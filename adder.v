==> flow/design.v <==
module FAdd(s,cout,a,b,cin);
	input a,b,cin;
	output s,cout;
	wire sig[2:0];
	xor G1 (sig[0],a,b);
	xor G2 (s,cin,sig[0]);
	and G3 (sig[1],a,b);
	and G4 (sig[2],cin,sig[0]);
	or G5 (cout,sig[1],sig[2]);
endmodule
module a_plus_bc(out,a,b,c);
	input a,b,c;
	output out;
	wire g;
	and G1 (g,b,c);
	or G2 (out,a,g);
endmodule
module adder(outbk,outrc,coutbk,coutrc,ina,inb,cin,clk);
	input clk;
	input [31:0] ina,inb;
	input cin;
	output [31:0] outbk,outrc;
	output coutbk,coutrc;
	reg [64:0] flopin = 65'b0;
	reg [65:0] flopout = 66'b0;
	wire [31:0] flopin_A,flopin_B,flopout_bkSum,flopout_rcSum;
	wire flopin_C,flopout_bkC,flopout_rcC;
	always@(posedge clk) begin
		flopin[64:0] <= {cin,inb[31:0],ina[31:0]};
		flopout[65:0] <= {flopout_bkC,flopout_bkSum[31:0],flopout_rcC,flopout_rcSum[31:0]};
	end
	assign {flopin_C,flopin_B,flopin_A} = flopin[64:0];
	assign {coutbk,outbk,coutrc,outrc} = flopout[65:0];
	bkAdder ADD1 (flopout_bkSum,flopout_bkC,flopin_A,flopin_B,flopin_C);
	rcAdder ADD2 (flopout_rcSum,flopout_rcC,flopin_A,flopin_B,flopin_C);
endmodule
module bkAdder(out,cout,ina,inb,cin);
	input [31:0] ina,inb;
	input cin;
	output [31:0] out;
	output cout;
	wire [32:0] c;
	wire [31:0] gi[1:6],pi[1:6];
	genvar i;
	generate for (i=0;i<32;i=i+1) begin:bkLVL1
		cla G1 (gi[1][i],pi[1][i],ina[i],inb[i]);
	end
	endgenerate
	generate for (i=0;i<16;i=i+1) begin:bkLVL2
		a_plus_bc G2 (gi[2][i],gi[1][2*i+1],pi[1][2*i+1],gi[1][2*i]);
		and G3 (pi[2][i],pi[1][2*i+1],pi[1][2*i]);
	end
	endgenerate
	generate for (i=0;i<8;i=i+1) begin:bkLVL3
		a_plus_bc G4 (gi[3][i],gi[2][2*i+1],pi[2][2*i+1],gi[2][2*i]);
		and G5 (pi[3][i],pi[2][2*i+1],pi[2][2*i]);
	end
	endgenerate
	generate for (i=0;i<4;i=i+1) begin:bkLVL4
		a_plus_bc G6 (gi[4][i],gi[3][2*i+1],pi[3][2*i+1],gi[3][2*i]);
		and G7 (pi[4][i],pi[3][2*i+1],pi[3][2*i]);
	end
	endgenerate
	generate for (i=0;i<2;i=i+1) begin:bkLVL5
		a_plus_bc G8 (gi[5][i],gi[4][2*i+1],pi[4][2*i+1],gi[4][2*i]);
		and G9 (pi[5][i],pi[4][2*i+1],pi[4][2*i]);
	end
	endgenerate
	generate for (i=0;i<1;i=i+1) begin:bkLVL6
		a_plus_bc G10 (gi[6][i],gi[5][2*i+1],pi[5][2*i+1],gi[5][2*i]);
		and G11 (pi[6][i],pi[5][2*i+1],pi[5][2*i]);
	end
	endgenerate
	generate for (i=0;i<32;i=i+1) begin:sum
		xor GSum (out[i],pi[1][i],c[i]);
	end
	endgenerate
	assign c[0] = cin;
	a_plus_bc G12 (c[1],gi[1][0],pi[1][0],c[0]);
	a_plus_bc G13 (c[2],gi[2][0],pi[2][0],c[0]);
	a_plus_bc G14 (c[3],gi[1][2],pi[1][2],c[2]);
	a_plus_bc G15 (c[4],gi[3][0],pi[3][0],c[0]);
	a_plus_bc G16 (c[5],gi[1][4],pi[1][4],c[4]);
	a_plus_bc G17 (c[6],gi[2][2],pi[2][2],c[4]);
	a_plus_bc G18 (c[7],gi[1][6],pi[1][6],c[6]);
	a_plus_bc G19 (c[8],gi[4][0],pi[4][0],c[0]);
	a_plus_bc G20 (c[9],gi[1][8],pi[1][8],c[8]);
	a_plus_bc G21 (c[10],gi[2][4],pi[2][4],c[8]);
	a_plus_bc G22 (c[11],gi[1][10],pi[1][10],c[10]);
	a_plus_bc G23 (c[12],gi[3][2],pi[3][2],c[8]);
	a_plus_bc G24 (c[13],gi[1][12],pi[1][12],c[12]);
	a_plus_bc G25 (c[14],gi[2][6],pi[2][6],c[12]);
	a_plus_bc G26 (c[15],gi[1][14],pi[1][14],c[14]);
	a_plus_bc G27 (c[16],gi[5][0],pi[5][0],c[0]);
	a_plus_bc G28 (c[17],gi[1][16],pi[1][16],c[16]);
	a_plus_bc G29 (c[18],gi[2][8],pi[3][2],c[16]);
	a_plus_bc G30 (c[19],gi[1][18],pi[1][18],c[18]);
	a_plus_bc G31 (c[20],gi[3][4],pi[3][4],c[16]);
	a_plus_bc G32 (c[21],gi[1][20],pi[1][20],c[20]);
	a_plus_bc G33 (c[22],gi[2][10],pi[2][10],c[20]);
	a_plus_bc G34 (c[23],gi[1][22],pi[1][22],c[22]);
	a_plus_bc G35 (c[24],gi[4][2],pi[4][2],c[16]);
	a_plus_bc G36 (c[25],gi[1][24],pi[1][24],c[24]);
	a_plus_bc G37 (c[26],gi[2][12],pi[2][12],c[24]);
	a_plus_bc G38 (c[27],gi[1][26],pi[1][26],c[26]);
	a_plus_bc G39 (c[28],gi[3][6],pi[3][6],c[24]);
	a_plus_bc G40 (c[29],gi[1][28],pi[1][28],c[28]);
	a_plus_bc G41 (c[30],gi[2][14],pi[2][14],c[28]);
	a_plus_bc G42 (c[31],gi[1][30],pi[1][30],c[30]);
	a_plus_bc G43 (c[32],gi[6][0],pi[6][0],c[0]);
	assign cout = c[32];
endmodule
module cla(g,p,ina,inb);
	input ina,inb;
	output g,p;
	xor G1 (p,ina,inb);
	and G2 (g,ina,inb);
endmodule 
module rcAdder(out,cout,ina,inb,cin);
	input [31:0] ina,inb;
	input cin;
	output [31:0] out;
	output cout;
	wire c[32:0];
	assign c[0] = cin;
	assign cout = c[32];
	genvar i;
	generate
		for (i = 0;i < 32;i = i + 1) begin : FAddx32
			FAdd M0 (out[i],c[i+1],ina[i],inb[i],c[i]);
		end
	endgenerate
endmodule
Reports on adder --
Tool output for the design above, in the order of the flow. Line numbers count from 1 in the design file above. A cell with -- has no value.
Design: design top adder, clock clk, library sky130hd, timing corner tt_025C_1v80

Word-level counts --
Yosys after proc, flatten, opt, wreduce and memory -nomap, before mapping. Enables and synchronous resets that opt folds into registers are not counted as muxes. Print and check cells are not counted. Equal cells are merged and count once.
Word-level totals: elaborated cells 347, flip-flop bits (word level) 131, output and inout port bits 66, input bits 66
Operators by class: bitwise logic cells 345
Operator list (count):
- AND 1 bit | 157
- OR 1 bit | 94
- bitwise XOR 1 bit | 94

Logic depth --
Yosys ltp: most cells in a row. Word level: on the elaborated netlist, between registers, memories and ports. Mapped: between sequential cells and ports; inverters and the memories' decode and read muxes count.
Depth: word-level depth 65, ABC_AREA 0, depth in mapped cells 36, depth with buffers taken out 36

Netlist --
Source: synth_stat.txt of the flow (Yosys; design flattened, memories mapped). It holds for the ABC_AREA given above (unset counts as 0); a run with the other value may have another netlist. Totals and module areas in this step are rounded.
Cell types:
- sky130_fd_sc_hd__dfxtp_1 | count 129, area in all 2.58E+03 um2
- sky130_fd_sc_hd__fa_1 | count 47, area in all 940.902 um2
- sky130_fd_sc_hd__ha_1 | count 32, area in all 400.384 um2
- sky130_fd_sc_hd__xor2_1 | count 15, area in all 131.376 um2
- sky130_fd_sc_hd__a21oi_1 | count 12, area in all 60.058 um2
- sky130_fd_sc_hd__inv_1 | count 14, area in all 52.55 um2
- sky130_fd_sc_hd__nand2_1 | count 11, area in all 41.29 um2
- sky130_fd_sc_hd__a21oi_2 | count 4, area in all 35.034 um2
- sky130_fd_sc_hd__nor2_1 | count 8, area in all 30.029 um2
- sky130_fd_sc_hd__o21ai_0 | count 5, area in all 25.024 um2
- sky130_fd_sc_hd__a21o_1 | count 3, area in all 22.522 um2
- sky130_fd_sc_hd__a31oi_4 | count 1, area in all 21.27 um2
- sky130_fd_sc_hd__nand3_1 | count 4, area in all 20.019 um2
- sky130_fd_sc_hd__a2111oi_2 | count 1, area in all 15.014 um2
- sky130_fd_sc_hd__buf_4 | count 2, area in all 15.014 um2
- sky130_fd_sc_hd__o21ai_1 | count 3, area in all 15.014 um2
- sky130_fd_sc_hd__o21bai_1 | count 2, area in all 15.014 um2
- sky130_fd_sc_hd__a31oi_1 | count 2, area in all 12.512 um2
Not listed: further types 21, cells in them 23.
Synthesis totals: cell area after synthesis 0.004613 mm2, flip-flops 129, sequential part of the area 0.002582 mm2, buffer cells 2, cells in the netlist 318
By module: a second synthesis without flattening, with its own total; a netlist apart from the flattened one above.
Unflattened totals: cells (unflattened synthesis) 328, area total of the unflattened synthesis 0.004678 mm2
Rows give one instance, submodules left out.
By module:
- adder | times used 1, seq. area 0.002623 mm2, cells 131, area 0.002623 mm2
- FAdd | times used 32, seq. area 0 mm2, cells 1, area 0.00002 mm2
- bkAdder | times used 1, seq. area 0 mm2, cells 70, area 0.0005418 mm2
- a_plus_bc | times used 63, seq. area 0 mm2, cells 1, area 0.0000075 mm2
- cla | times used 32, seq. area 0 mm2, cells 1, area 0.0000125 mm2
- rcAdder | times used 1, seq. area 0 mm2, cells 0, area 0 mm2

Path before layout --
Path of least setup slack by OpenSTA after synthesis, without wires, with an ideal clock, recovery checks aside; 20% of the period is set as input and as output delay. Where synthesis merged equal registers, the netlist keeps one of their names.
Timing after synthesis: path kind register -> register, start point reg flopin[0], end point reg flopout[31], period 23.2 ns, required time 23.143 ns, setup time 0.057 ns, stages 37, path delay 12.480 ns, buffers on the path 0, setup slack 10.719 ns, data arrival time 12.423 ns, time at the first pin 0.000 ns, period reached after synthesis 12.481 ns
"path delay" is the arrival time less input delay plus setup time. "stages": output pins that drive a net of the path, with the launching flip-flop's if there is one; two outputs of one cell count as two. "period reached after synthesis" = period - worst setup slack (recovery checks aside). The figure is calculated, with input and output delays left at 20% of the set period. Between the ends stands the longest chain of elaborated cells between them, by number of cells; it is not shown to be the way that was timed. Of several equally long chains one is given. A line is the first line of the expression or statement that the cell stems from. Yosys adds cells for indexed reads and writes and turns some case tables into memories.
Between the ends, after synthesis: path through sky130_fd_sc_hd__dfxtp_1 > sky130_fd_sc_hd__inv_1 > sky130_fd_sc_hd__fa_1 > sky130_fd_sc_hd__inv_1 > sky130_fd_sc_hd__fa_1 > sky130_fd_sc_hd__fa_1 > sky130_fd_sc_hd__fa_1 > sky130_fd_sc_hd__fa_1 > sky130_fd_sc_hd__fa_1 > sky130_fd_sc_hd__fa_1 > sky130_fd_sc_hd__fa_1 > sky130_fd_sc_hd__fa_1 > sky130_fd_sc_hd__fa_1 > sky130_fd_sc_hd__fa_1 > sky130_fd_sc_hd__fa_1 > sky130_fd_sc_hd__fa_1 > sky130_fd_sc_hd__fa_1 > sky130_fd_sc_hd__fa_1 > sky130_fd_sc_hd__fa_1 > sky130_fd_sc_hd__fa_1 > sky130_fd_sc_hd__fa_1 > sky130_fd_sc_hd__fa_1 > sky130_fd_sc_hd__fa_1 > sky130_fd_sc_hd__fa_1 > sky130_fd_sc_hd__fa_1 > sky130_fd_sc_hd__fa_1 > sky130_fd_sc_hd__fa_1 > sky130_fd_sc_hd__fa_1 > sky130_fd_sc_hd__fa_1 > sky130_fd_sc_hd__fa_1 > sky130_fd_sc_hd__fa_1 > sky130_fd_sc_hd__fa_1 > sky130_fd_sc_hd__fa_1 > sky130_fd_sc_hd__fa_1 > sky130_fd_sc_hd__inv_1 > sky130_fd_sc_hd__fa_1 > sky130_fd_sc_hd__inv_1, length of the longest elaborated chain 64, elaborated cells between the ends (all ways) 65, those cells by class logic: 65
Ends and longest elaborated chain, after synthesis:
- start: declaration | line 24 | reg [64:0] flopin = 65'b0;
- start: assignment | line 29 | flopin[64:0] <= {cin,inb[31:0],ina[31:0]};
- bitwise XOR 1 bit | line 5 | xor G1 (sig[0],a,b);
- AND 1 bit | line 8 | and G4 (sig[2],cin,sig[0]);
- OR 1 bit | line 9 | or G5 (cout,sig[1],sig[2]);
- AND 1 bit | line 8
- OR 1 bit | line 9
- AND 1 bit | line 8
- OR 1 bit | line 9
- [... 50 more ...]
- AND 1 bit | line 8
- OR 1 bit | line 9
- AND 1 bit | line 8
- OR 1 bit | line 9
- AND 1 bit | line 8
- OR 1 bit | line 9
- bitwise XOR 1 bit | line 6 | xor G2 (s,cin,sig[0]);
- end: assignment | line 30 | flopout[65:0] <= {flopout_bkC,flopout_bkSum[31:0],flopout_rcC,flopout_rcSum[31:0]};
- end: declaration | line 25 | reg [65:0] flopout = 66'b0;

Path in the finished layout --
From the final timing report of entry B: the path of least setup slack in the routed layout; clock arrival at registers is part of the times.
Timing post-layout: path kind register -> register, start point reg flopin[0], end point reg flopout[31], period 20.4 ns, setup time 0.05 ns, stages 37, buffers on the path 0, data arrival time 13.59 ns, setup slack 7.27 ns, required time 20.86 ns, time at the first pin 0.51 ns
Between the ends stands the longest chain of elaborated cells between them, by number of cells; it is not shown to be the way that was timed. Of several equally long chains one is given.
Between the ends, post-layout: path through sky130_fd_sc_hd__dfxtp_1 > sky130_fd_sc_hd__inv_1 > sky130_fd_sc_hd__fa_1 > sky130_fd_sc_hd__inv_1 > sky130_fd_sc_hd__fa_1 > sky130_fd_sc_hd__fa_1 > sky130_fd_sc_hd__fa_1 > sky130_fd_sc_hd__fa_1 > sky130_fd_sc_hd__fa_1 > sky130_fd_sc_hd__fa_1 > sky130_fd_sc_hd__fa_1 > sky130_fd_sc_hd__fa_1 > sky130_fd_sc_hd__fa_1 > sky130_fd_sc_hd__fa_1 > sky130_fd_sc_hd__fa_1 > sky130_fd_sc_hd__fa_1 > sky130_fd_sc_hd__fa_1 > sky130_fd_sc_hd__fa_1 > sky130_fd_sc_hd__fa_1 > sky130_fd_sc_hd__fa_1 > sky130_fd_sc_hd__fa_1 > sky130_fd_sc_hd__fa_1 > sky130_fd_sc_hd__fa_1 > sky130_fd_sc_hd__fa_1 > sky130_fd_sc_hd__fa_1 > sky130_fd_sc_hd__fa_1 > sky130_fd_sc_hd__fa_1 > sky130_fd_sc_hd__fa_1 > sky130_fd_sc_hd__fa_1 > sky130_fd_sc_hd__fa_1 > sky130_fd_sc_hd__fa_1 > sky130_fd_sc_hd__fa_1 > sky130_fd_sc_hd__fa_1 > sky130_fd_sc_hd__fa_1 > sky130_fd_sc_hd__inv_1 > sky130_fd_sc_hd__fa_1 > sky130_fd_sc_hd__inv_1, length of the longest elaborated chain 64, elaborated cells between the ends (all ways) 65, those cells by class logic: 65
Ends and longest elaborated chain, post-layout:
- start: declaration | line 24 | reg [64:0] flopin = 65'b0;
- start: assignment | line 29 | flopin[64:0] <= {cin,inb[31:0],ina[31:0]};
- bitwise XOR 1 bit | line 5 | xor G1 (sig[0],a,b);
- AND 1 bit | line 8 | and G4 (sig[2],cin,sig[0]);
- OR 1 bit | line 9 | or G5 (cout,sig[1],sig[2]);
- AND 1 bit | line 8
- OR 1 bit | line 9
- AND 1 bit | line 8
- OR 1 bit | line 9
- [... 50 more ...]
- AND 1 bit | line 8
- OR 1 bit | line 9
- AND 1 bit | line 8
- OR 1 bit | line 9
- AND 1 bit | line 8
- OR 1 bit | line 9
- bitwise XOR 1 bit | line 6 | xor G2 (s,cin,sig[0]);
- end: assignment | line 30 | flopout[65:0] <= {flopout_bkC,flopout_bkSum[31:0],flopout_rcC,flopout_rcSum[31:0]};
- end: declaration | line 25 | reg [65:0] flopout = 66'b0;

--- measured runs ---
Module adder, platform sky130hd: 2 stored runs of the flow (Yosys, OpenROAD) with differing settings, in no particular order. Input and output delays are each 20% of the period that was set; the output load is 0.01 pF.
"achieved clock period" means the clock period less the worst setup slack. The figure is calculated, with input and output delays left at 20% of the set period.
"critical setup path time" = time allowed to the worst setup path (clock period - input delay - output delay, where it has them) - its slack; a late launch clock adds to it, a late capture clock takes from it.
By "total power of the final layout" is meant OpenSTA's value without simulated activity: inputs other than the clock are taken to toggle once in ten clock periods, and the tool carries that through the logic.
Values from the reports are rounded here.

* Entry A | settings: period_ns 7.53; CORE_UTILIZATION 62; PLACE_DENSITY 0.79; CORE_MARGIN 9; CELL_PAD_IN_SITES_DETAIL_PLACEMENT 2; ABC_AREA 1; GPL_TIMING_DRIVEN 0; SLEW_MARGIN 15; CAP_MARGIN 20 | no results, placement failed with DPL-0033
* Entry B | settings: period_ns 20.4; CORE_UTILIZATION 48; SETUP_SLACK_MARGIN -1.93; PLACE_DENSITY_LB_ADDON 0.19; CTS_CLUSTER_SIZE 83; CAP_MARGIN 40; MAX_ROUTING_LAYER met4; CORE_MARGIN 2; SLEW_MARGIN 20 | results: total power of the final layout 707.3 µW; setup total negative slack 0.000 ns; synthesized cell area 0.004613 mm2; critical setup path time 13.13 ns; kind of the worst setup path register -> register; final design utilization 0.711; lowest setup slack 7.267 ns; achieved clock period 13.133 ns; area inside the die boundary 0.01041 mm2; std-cell area (final layout) 0.006605 mm2; worst hold slack in the final report 0.539 ns
--- end ---
